==> flow/design.v <==
module fpadd_40(x_40,y_40,res_40,clk_40,rst_40);
input [31:0] x_40,y_40;				      
output [31:0] res_40;				 
input clk_40,rst_40;
parameter menw_40=45;             
reg sing_x_40,sing_y_40;	 
reg [7:0] exp_x_40, exp_y_40,exp_res_40;		 
reg [menw_40:0] mes_x_40, mes_y_40,mes_res_40,mes_medi_40;	 
reg zero_40_x,zero_40_y;	
reg signres;		                     
reg [7:0] exp_res_40;	 
reg [31:0] resout_40;	 
integer int_exp_x,int_exp_y,int_exp_dif_40;	 
integer renorm_40,renorm_400,renorm_401,renorm_402,renorm_403,renorm_404,renorm_405;	 
parameter [menw_40:0] zero_40=0;
integer int_exp_dif_402,int_exp_dif_401,int_exp_dif_404,int_exp_dif_403,int_exp_dif_405,int_exp_dif_406,int_exp_dif_4000,int_exp_dif_400;
reg [menw_40:0] mes_y_402,mes_y_401,mes_y_403,mes_y_404;
reg [menw_40:0] mes_x_402,mes_x_401,mes_x_403,mes_x_404;
reg [menw_40:0] mes_res_401,mes_res_402,mes_res_403,mes_res_404,mes_res_4000,mes_res_400;
reg [7:0] exp_x_402,exp_x_401;
reg [7:0] exp_res_402,exp_res_401,exp_res_403,exp_res_404,exp_res_4000,exp_res_400;
reg sing_x_402,sing_x_401,sing_x_403;
reg sing_y_402,sing_y_401,sing_y_403;
reg signres2,signres1,signres3,signres4,signres5,signres6,signres00,signres0;
assign res_40=resout_40;
always @(*) begin
renorm_40=0;
  zero_40_x = (x_40[30:0]==0)?1:0;
  zero_40_y = (y_40[30:0]==0)?1:0;
  if( y_40[30:0] > x_40[30:0] ) begin
    exp_x_40 = y_40[30:23];
    exp_y_40 = x_40[30:23];
    sing_x_40 = y_40[31];
    sing_y_40 = x_40[31];
    mes_x_40 = (zero_40_y)?0:{ 2'b1, y_40[22:0],zero_40[menw_40:25]};
    mes_y_40 = (zero_40_x)?0:{ 2'b1, x_40[22:0],zero_40[menw_40:25]};
    signres=sing_x_40;
  end else begin
    sing_x_40 = x_40[31];
    sing_y_40 = y_40[31];
    exp_x_40 = x_40[30:23];
    exp_y_40 = y_40[30:23];
    mes_x_40 = (zero_40_x)?0:{ 2'b1, x_40[22:0],zero_40[menw_40:25]};
    mes_y_40 = (zero_40_y)?0:{ 2'b1, y_40[22:0],zero_40[menw_40:25]};
    signres=sing_x_40;
  end
  int_exp_x=exp_x_40;
  int_exp_y=exp_y_40;
  int_exp_dif_40=exp_x_40-exp_y_40;
int_exp_dif_402=int_exp_dif_401;
mes_y_402=mes_y_401;
mes_x_402=mes_x_401;
exp_x_402=exp_x_401;
sing_x_402=sing_x_401;
sing_y_402=sing_y_401;
signres2=signres1;
  if(int_exp_dif_402 > 24) begin
    exp_res_40=exp_x_402;
    mes_res_40=mes_x_402;
  end else begin
    exp_res_40=exp_x_402;
    mes_res_40=0;
    mes_y_402=(int_exp_dif_402[4])?{16'b0,mes_y_402[menw_40:16]}: {mes_y_402};
    mes_y_402=(int_exp_dif_402[3])?{ 8'b0,mes_y_402[menw_40:8 ]}: {mes_y_402};
    mes_y_402=(int_exp_dif_402[2])?{ 4'b0,mes_y_402[menw_40:4 ]}: {mes_y_402};
    mes_y_402=(int_exp_dif_402[1])?{ 2'b0,mes_y_402[menw_40:2 ]}: {mes_y_402};
    mes_y_402=(int_exp_dif_402[0])?{ 1'b0,mes_y_402[menw_40:1 ]}: {mes_y_402};
  end
mes_y_404=mes_y_403;
mes_x_404=mes_x_403;
mes_res_4000=mes_res_400;
exp_res_4000=exp_res_400;
signres00=signres0;
int_exp_dif_4000=int_exp_dif_400;
 if (int_exp_dif_4000 <=24) begin
    if(sing_x_403 == sing_y_403) 
       	mes_res_4000=mes_x_404+mes_y_404;
	 else mes_res_4000=mes_x_404-mes_y_404;
    mes_medi_40=mes_res_4000;
    if(mes_res_4000[menw_40]) begin
      mes_res_4000={1'b0,mes_res_4000[menw_40:1]};
      exp_res_4000=exp_res_4000+1;
    end
  end
mes_res_402=mes_res_401;
int_exp_dif_404=int_exp_dif_403;
signres4=signres3;
exp_res_402=exp_res_401;
renorm_403=renorm_402;
    if(mes_res_402[menw_40-1:menw_40-32]==0) begin 
	renorm_403[5]=1; mes_res_402={ 1'b0,mes_res_402[menw_40-33:0],32'b0 }; 
    end
    if(mes_res_402[menw_40-1:menw_40-16]==0) begin 
	renorm_403[4]=1; mes_res_402={ 1'b0,mes_res_402[menw_40-17:0],16'b0 }; 
    end
    if(mes_res_402[menw_40-1:menw_40-8]==0) begin 
	renorm_403[3]=1; mes_res_402={ 1'b0,mes_res_402[menw_40-9:0], 8'b0 }; 
    end
    if(mes_res_402[menw_40-1:menw_40-4]==0) begin 
	renorm_403[2]=1; mes_res_402={ 1'b0,mes_res_402[menw_40-5:0], 4'b0 }; 
    end
    if(mes_res_402[menw_40-1:menw_40-2]==0) begin 
	renorm_403[1]=1; mes_res_402={ 1'b0,mes_res_402[menw_40-3:0], 2'b0 }; 
    end
    if(mes_res_402[menw_40-1   ]==0) begin 
	renorm_403[0]=1; mes_res_402={ 1'b0,mes_res_402[menw_40-2:0], 1'b0 }; 
    end
mes_res_404=mes_res_403;
signres6=signres5;
renorm_405=renorm_404;
exp_res_404=exp_res_403;
int_exp_dif_406=int_exp_dif_405;
  if (int_exp_dif_406 <=60)
  begin
    if(mes_res_404 != 0) begin
      if(mes_res_404[menw_40-24:0]==0 && mes_res_404[menw_40-24]==1) begin
	if(mes_res_404[menw_40-11]==1) mes_res_404=mes_res_404+{1'b1,zero_40[menw_40-11:0]};
      end else begin
        if(mes_res_404[menw_40-54]==1) mes_res_404=mes_res_404+{1'b1,zero_40[menw_40-24:0]};
      end
      exp_res_404=exp_res_404-renorm_405;
      if(mes_res_404[menw_40-1]==0) begin
       exp_res_404=exp_res_404+1;
       mes_res_404={1'b0,mes_res_404[menw_40-1:1]};
      end
    end else begin
      exp_res_404=0;
      signres6=0;
    end
  end
resout_40={signres6,exp_res_404,mes_res_404[menw_40-2:menw_40-24]};
end
always @(posedge clk_40 or posedge rst_40)
begin
	if (rst_40) 
begin
int_exp_dif_401<=0;
mes_x_401<=0;
mes_y_401<= 0;
exp_x_401 <= 0;
sing_x_401<=0;
sing_y_401<=0;
signres1<=0;
renorm_401<=0;
mes_y_403 <= 0;
mes_x_403 <= 0;
sing_x_403 <= 0;
sing_y_403 <= 0;
mes_res_400 <= 0;
renorm_400 <= 0;
signres0 <= 0;
int_exp_dif_400 <= 0;
exp_res_400 <= 0;
mes_res_401 <= 0;
int_exp_dif_403<= 0;
signres3 <= 0;
exp_res_401<= 0;
renorm_402 <= 0;
mes_res_403<=  0;
signres5<= 0;
renorm_404<= 0;
exp_res_403<= 0;
int_exp_dif_405 <= 0;
end
	else begin
	int_exp_dif_401<= #1 int_exp_dif_40;
	mes_x_401<=#1 mes_x_40;
	mes_y_401<= #1 mes_y_40;
	exp_x_401 <= #1 exp_x_40;
	sing_x_401<= #1 sing_x_40;
	sing_y_401<= #1 sing_y_40;
	signres1<= #1 signres;
	renorm_401<= renorm_40;
	mes_y_403 <= #1 mes_y_402;
	mes_x_403 <= #1 mes_x_402;
	sing_x_403 <= #1 sing_x_402;
	sing_y_403 <= #1 sing_y_402;
	mes_res_400 <= #1 mes_res_40;
	renorm_400 <= renorm_401;
	signres0 <= #1 signres2;
	int_exp_dif_400 <= #1 int_exp_dif_402;
	exp_res_400 <= #1 exp_res_40;
	mes_res_401 <= #1 mes_res_4000;
	int_exp_dif_403<= #1 int_exp_dif_402;
	signres3 <= #1 signres00;
	exp_res_401<= #1 exp_res_4000;
	renorm_402 <= #1 renorm_400;
	mes_res_403 <= #1 mes_res_402;
	signres5 <= #1 signres4;
	renorm_404 <= #1 renorm_403;
	exp_res_403 <= #1 exp_res_402;
	int_exp_dif_405 <= #1 int_exp_dif_404;
	end
end
endmodule
# [Tool chain data of fpadd_40]
# The steps from the RTL of fpadd_40 to its reports follow in flow order.
# Line numbers count from 1 in the design file above.
# Operators carry their Yosys type and port widths (W data, S select, Z words).
# The mark n/a stands for no value.
[design] design="fpadd_40" clk_port="clk_40" cell_library="sky130hd" pvt_corner="tt_025C_1v80"

# [After elaboration]
# Yosys after proc, flatten, opt, wreduce and memory -nomap, before mapping. Enables and synchronous resets that opt folds into registers are not counted as muxes. Memory bits, and registers merged into a memory's read port (data or address), are not among the register bits. Print and check cells are not counted. Equal cells are merged and count once.
[op_classes] add_sub_neg=7 muxes=46 reduce_and_logical=10 cmp=4 equal=1
[ops] cell="$mux W45" n=16
[ops] cell="$mux W46" n=8
[ops] cell="$mux W44" n=3
[ops] cell="$logic_not A31 Y1" n=2
[ops] cell="$mux W8" n=7
[ops] cell="$add A45 B46 Y46" n=1
[ops] cell="$sub A45 B46 Y46" n=1
[ops] cell="$reduce_bool A46 Y1" n=1
[ops] cell="$add A45 B36 Y45 const B" n=1
[ops] cell="$logic_not A32 Y1" n=1
[ops] cell="$gt A31 B31 Y1" n=1
[ops] cell="$logic_not A22 Y1" n=1
[ops] cell="$logic_not A16 Y1" n=1
[ops] cell="$add A8 B1 Y8 const B" n=2
[ops] cell="$mux W1" n=12
[ops] cell="$sub A8 B8 Y9" n=1
[ops] cell="$gt A9 B6 Y1 const B" n=1
[ops] cell="$le A9 B6 Y1 const B" n=1
[ops] cell="$le A9 B7 Y1 const B" n=1
[ops] cell="$sub A8 B6 Y8" n=1
[ops] cell="$logic_not A8 Y1" n=1
[ops] cell="$logic_not A4 Y1" n=1
[ops] cell="$logic_not A2 Y1" n=1
[ops] cell="$eq A1 B1 Y1" n=1
[ops] cell="$logic_and A1 B1 Y1" n=1
[word_totals] wordCells=89 ff_bits=390

# [Longest topological paths]
# Yosys ltp: most cells in a row. Word level: on the elaborated netlist, between registers, memories and ports. Mapped: between sequential cells and ports; inverters and the memories' decode and read muxes count.
[depth] ltp_word=11 abc_area=1 mapped_depth=31 ltp_nobuf=31

# [Netlist]
# The flow's flattened synthesis, as Yosys stat reports it; memories are mapped. The netlist is that of the ABC_AREA named above (0 if unset); the other value can give another one.
[by_type] cell="sky130_fd_sc_hd__dfrtp_1" n=302 type_area_um2=7.56E+03
[by_type] cell="sky130_fd_sc_hd__nand2_1" n=777 type_area_um2=2.92E+03
[by_type] cell="sky130_fd_sc_hd__o21ai_0" n=335 type_area_um2=1.68E+03
[by_type] cell="sky130_fd_sc_hd__inv_1" n=351 type_area_um2=1.32E+03
[by_type] cell="sky130_fd_sc_hd__ha_1" n=66 type_area_um2=825.792
[by_type] cell="sky130_fd_sc_hd__nor2_1" n=198 type_area_um2=743.213
[by_type] cell="sky130_fd_sc_hd__nand3_1" n=126 type_area_um2=630.605
[by_type] cell="sky130_fd_sc_hd__xor2_1" n=52 type_area_um2=455.437
[by_type] cell="sky130_fd_sc_hd__a21oi_1" n=69 type_area_um2=345.331
[by_type] cell="sky130_fd_sc_hd__clkbuf_1" n=79 type_area_um2=296.534
[by_type] cell="sky130_fd_sc_hd__xnor2_1" n=32 type_area_um2=280.269
[by_type] cell="sky130_fd_sc_hd__o21ai_1" n=44 type_area_um2=220.211
[by_type] cell="sky130_fd_sc_hd__nand4_1" n=27 type_area_um2=168.912
[by_type] cell="sky130_fd_sc_hd__a221oi_1" n=16 type_area_um2=140.134
[by_type] cell="sky130_fd_sc_hd__nor4_1" n=22 type_area_um2=137.632
[by_type] cell="sky130_fd_sc_hd__buf_6" n=12 type_area_um2=135.13
[by_type] cell="sky130_fd_sc_hd__nor3_1" n=26 type_area_um2=130.125
[by_type] cell="sky130_fd_sc_hd__o22ai_1" n=20 type_area_um2=125.12
# Other cell types: 38; their cells: 186.
[mapped] seqArea_um2=7557.2 synth_area_um2=19457.4 stdcells=2740 ffs=302 n_buf=129

# [Worst setup path after synthesis]
# OpenSTA on the mapped netlist: ideal clock, no wires. The path of least setup slack (recovery checks aside). Input and output delay are each 20% of the period. Register names are those of the netlist, which keeps one name where synthesis merged equal registers.
[synth_timing] path_kind="flip-flop to flip-flop" from="reg mes_y_403[0]" to="reg mes_res_401[37]" driving_pins=28 clock_period_ns=8.69 setup_slack_ns=4.507 required_ns=8.586 path_delay_ns=4.183 arrival_time_ns=4.079 n_path_buf=1 period_less_setup_slack_ns=4.183
# "path_delay_ns" = arrival - input delay + setup time.
# "driving_pins": output pins that drive a net of the path, with the launching flip-flop's if there is one; two outputs of one cell count as two.
# "period_less_setup_slack_ns" is the clock period less the worst setup slack; recovery checks do not enter. This is arithmetic on one report: input and output delays are still those of the set period (20% each).
# The rows between start and end are the longest chain of elaborated cells between them; the timing report does not say that the signal goes this way. Where chains are equally long, one stands for them.
# Each line given opens the expression or statement behind the cell; cells for indexed reads and writes are added by Yosys, which also makes memories of some case tables.
[synth_via] path_cell_list="sky130_fd_sc_hd__dfrtp_1 sky130_fd_sc_hd__inv_1 sky130_fd_sc_hd__ha_1 sky130_fd_sc_hd__inv_1 sky130_fd_sc_hd__nor3_1 sky130_fd_sc_hd__nor3b_1 sky130_fd_sc_hd__nand4_1 sky130_fd_sc_hd__nor2_1 sky130_fd_sc_hd__nand3_1 sky130_fd_sc_hd__o21ai_0 sky130_fd_sc_hd__o21ai_0 sky130_fd_sc_hd__a21oi_1 sky130_fd_sc_hd__nand2_1 sky130_fd_sc_hd__xor2_1 sky130_fd_sc_hd__ha_1 sky130_fd_sc_hd__inv_1 sky130_fd_sc_hd__nor3_1 sky130_fd_sc_hd__nand2_1 sky130_fd_sc_hd__nor4_1 sky130_fd_sc_hd__nand2_1 sky130_fd_sc_hd__nand3_1 sky130_fd_sc_hd__inv_1 sky130_fd_sc_hd__nand2_1 sky130_fd_sc_hd__nand2_2 sky130_fd_sc_hd__inv_2 sky130_fd_sc_hd__nor2_4 sky130_fd_sc_hd__buf_2 sky130_fd_sc_hd__a221oi_1" elab_chain_len=4 cells_between=5 lines_between=5 cone_classes="2 x add/sub; 3 x mux"
[synth_lines] element="start, declared" line_no=17 text="reg [menw_40:0] mes_y_402,mes_y_401,mes_y_403,mes_y_404;"
[synth_lines] element="start, assigned" line_no=145 text="mes_y_403 <= 0;"
[synth_lines] element="start, assigned" line_no=174 text="mes_y_403 <= #1 mes_y_402;"
[synth_lines] element="$sub A45 B46 Y46" line_no=78 text="else mes_res_4000=mes_x_404-mes_y_404;"
[synth_lines] element="$mux W46" line_no=76 text="if(sing_x_403 == sing_y_403)"
[synth_lines] element="$mux W45" line_no=80 text="if(mes_res_4000[menw_40]) begin"
[synth_lines] element="$mux W46" line_no=75 text="if (int_exp_dif_4000 <=24) begin"
[synth_lines] element="end, assigned" line_no=154 text="mes_res_401 <= 0;"
[synth_lines] element="end, assigned" line_no=183 text="mes_res_401 <= #1 mes_res_4000;"
[synth_lines] element="end, declared" line_no=19 text="reg [menw_40:0] mes_res_401,mes_res_402,mes_res_403,mes_res_404,mes_res_4000,mes_res_400;"

# [Path in the finished layout]
# From the final timing report of flow run 1: the path of least setup slack in the routed layout; clock arrival at registers is part of the times.
[layout_timing] path_kind="flip-flop to flip-flop" from="reg mes_y_403[2]" to="reg mes_res_401[21]" arrival_time_ns=6.18 setup_slack_ns=2.40 required_ns=8.58 n_path_buf=0 clock_period_ns=8.14 driving_pins=31
# The rows between start and end are the longest chain of elaborated cells between them; the timing report does not say that the signal goes this way. Where chains are equally long, one stands for them.
[layout_via] path_cell_list="sky130_fd_sc_hd__dfrtp_1 sky130_fd_sc_hd__inv_1 sky130_fd_sc_hd__nand3_1 sky130_fd_sc_hd__nor2_1 sky130_fd_sc_hd__nand4_1 sky130_fd_sc_hd__nor2_1 sky130_fd_sc_hd__nand2_1 sky130_fd_sc_hd__nor3_2 sky130_fd_sc_hd__nand2_1 sky130_fd_sc_hd__nor3_1 sky130_fd_sc_hd__inv_1 sky130_fd_sc_hd__nor2_1 sky130_fd_sc_hd__nand2_1 sky130_fd_sc_hd__nor3_1 sky130_fd_sc_hd__nor2_1 sky130_fd_sc_hd__a21oi_1 sky130_fd_sc_hd__xor2_1 sky130_fd_sc_hd__ha_1 sky130_fd_sc_hd__inv_1 sky130_fd_sc_hd__nor3_1 sky130_fd_sc_hd__nand2_1 sky130_fd_sc_hd__nor4_1 sky130_fd_sc_hd__nand2_1 sky130_fd_sc_hd__nand3_1 sky130_fd_sc_hd__inv_1 sky130_fd_sc_hd__nand2_1 sky130_fd_sc_hd__nand2_2 sky130_fd_sc_hd__nor2_4 sky130_fd_sc_hd__inv_1 sky130_fd_sc_hd__o22ai_1 sky130_fd_sc_hd__a21oi_1" elab_chain_len=4 cells_between=5 lines_between=5 cone_classes="2 x add/sub; 3 x mux"
[layout_lines] element="start, declared" line_no=17 text="reg [menw_40:0] mes_y_402,mes_y_401,mes_y_403,mes_y_404;"
[layout_lines] element="start, assigned" line_no=145 text="mes_y_403 <= 0;"
[layout_lines] element="start, assigned" line_no=174 text="mes_y_403 <= #1 mes_y_402;"
[layout_lines] element="$sub A45 B46 Y46" line_no=78 text="else mes_res_4000=mes_x_404-mes_y_404;"
[layout_lines] element="$mux W46" line_no=76 text="if(sing_x_403 == sing_y_403)"
[layout_lines] element="$mux W45" line_no=80 text="if(mes_res_4000[menw_40]) begin"
[layout_lines] element="$mux W46" line_no=75 text="if (int_exp_dif_4000 <=24) begin"
[layout_lines] element="end, assigned" line_no=154 text="mes_res_401 <= 0;"
[layout_lines] element="end, assigned" line_no=183 text="mes_res_401 <= #1 mes_res_4000;"
[layout_lines] element="end, declared" line_no=19 text="reg [menw_40:0] mes_res_401,mes_res_402,mes_res_403,mes_res_404,mes_res_4000,mes_res_400;"

FLOW RESULTS
============

Top module fpadd_40; platform sky130hd; tools Yosys and OpenROAD; 2 stored runs in no particular order. Input and output delays are each 20% of the period that was set; the output load is 0.01 pF.
"achieved clock period": clock period set for the run, less the worst setup slack. It is reckoned from that one timing run; input and output delays stay at 20% of the period that was set.
"power": no workload was simulated; the value follows from the tool's default switching activity.
[flow run 1] settings: period_ns=8.14, CORE_UTILIZATION=20, CORE_MARGIN=3, ABC_AREA=1, GPL_TIMING_DRIVEN=1, SLEW_MARGIN=15, CAP_MARGIN=20
[flow run 1] result: chip area after synthesis (Yosys) 19457.4 um^2, die area 101067.0 um^2, standard-cell area of the final layout 22604.2 um^2, utilization 23.6%, worst setup slack after layout 2.404 ns, total negative slack 0.000 ns, worst hold slack 0.348 ns, power 8227 µW, achieved clock period 5.736 ns
[flow run 2] settings: period_ns=6.6, CAP_MARGIN=20, CORE_MARGIN=2, CORE_UTILIZATION=40, SLEW_MARGIN=20
[flow run 2] result: chip area after synthesis (Yosys) 18385.1 um^2, die area 47694.2 um^2, standard-cell area of the final layout 21176.6 um^2, utilization 46.7%, worst setup slack after layout 0.780 ns, total negative slack 0.000 ns, worst hold slack 0.345 ns, power 10338 µW, achieved clock period 5.820 ns
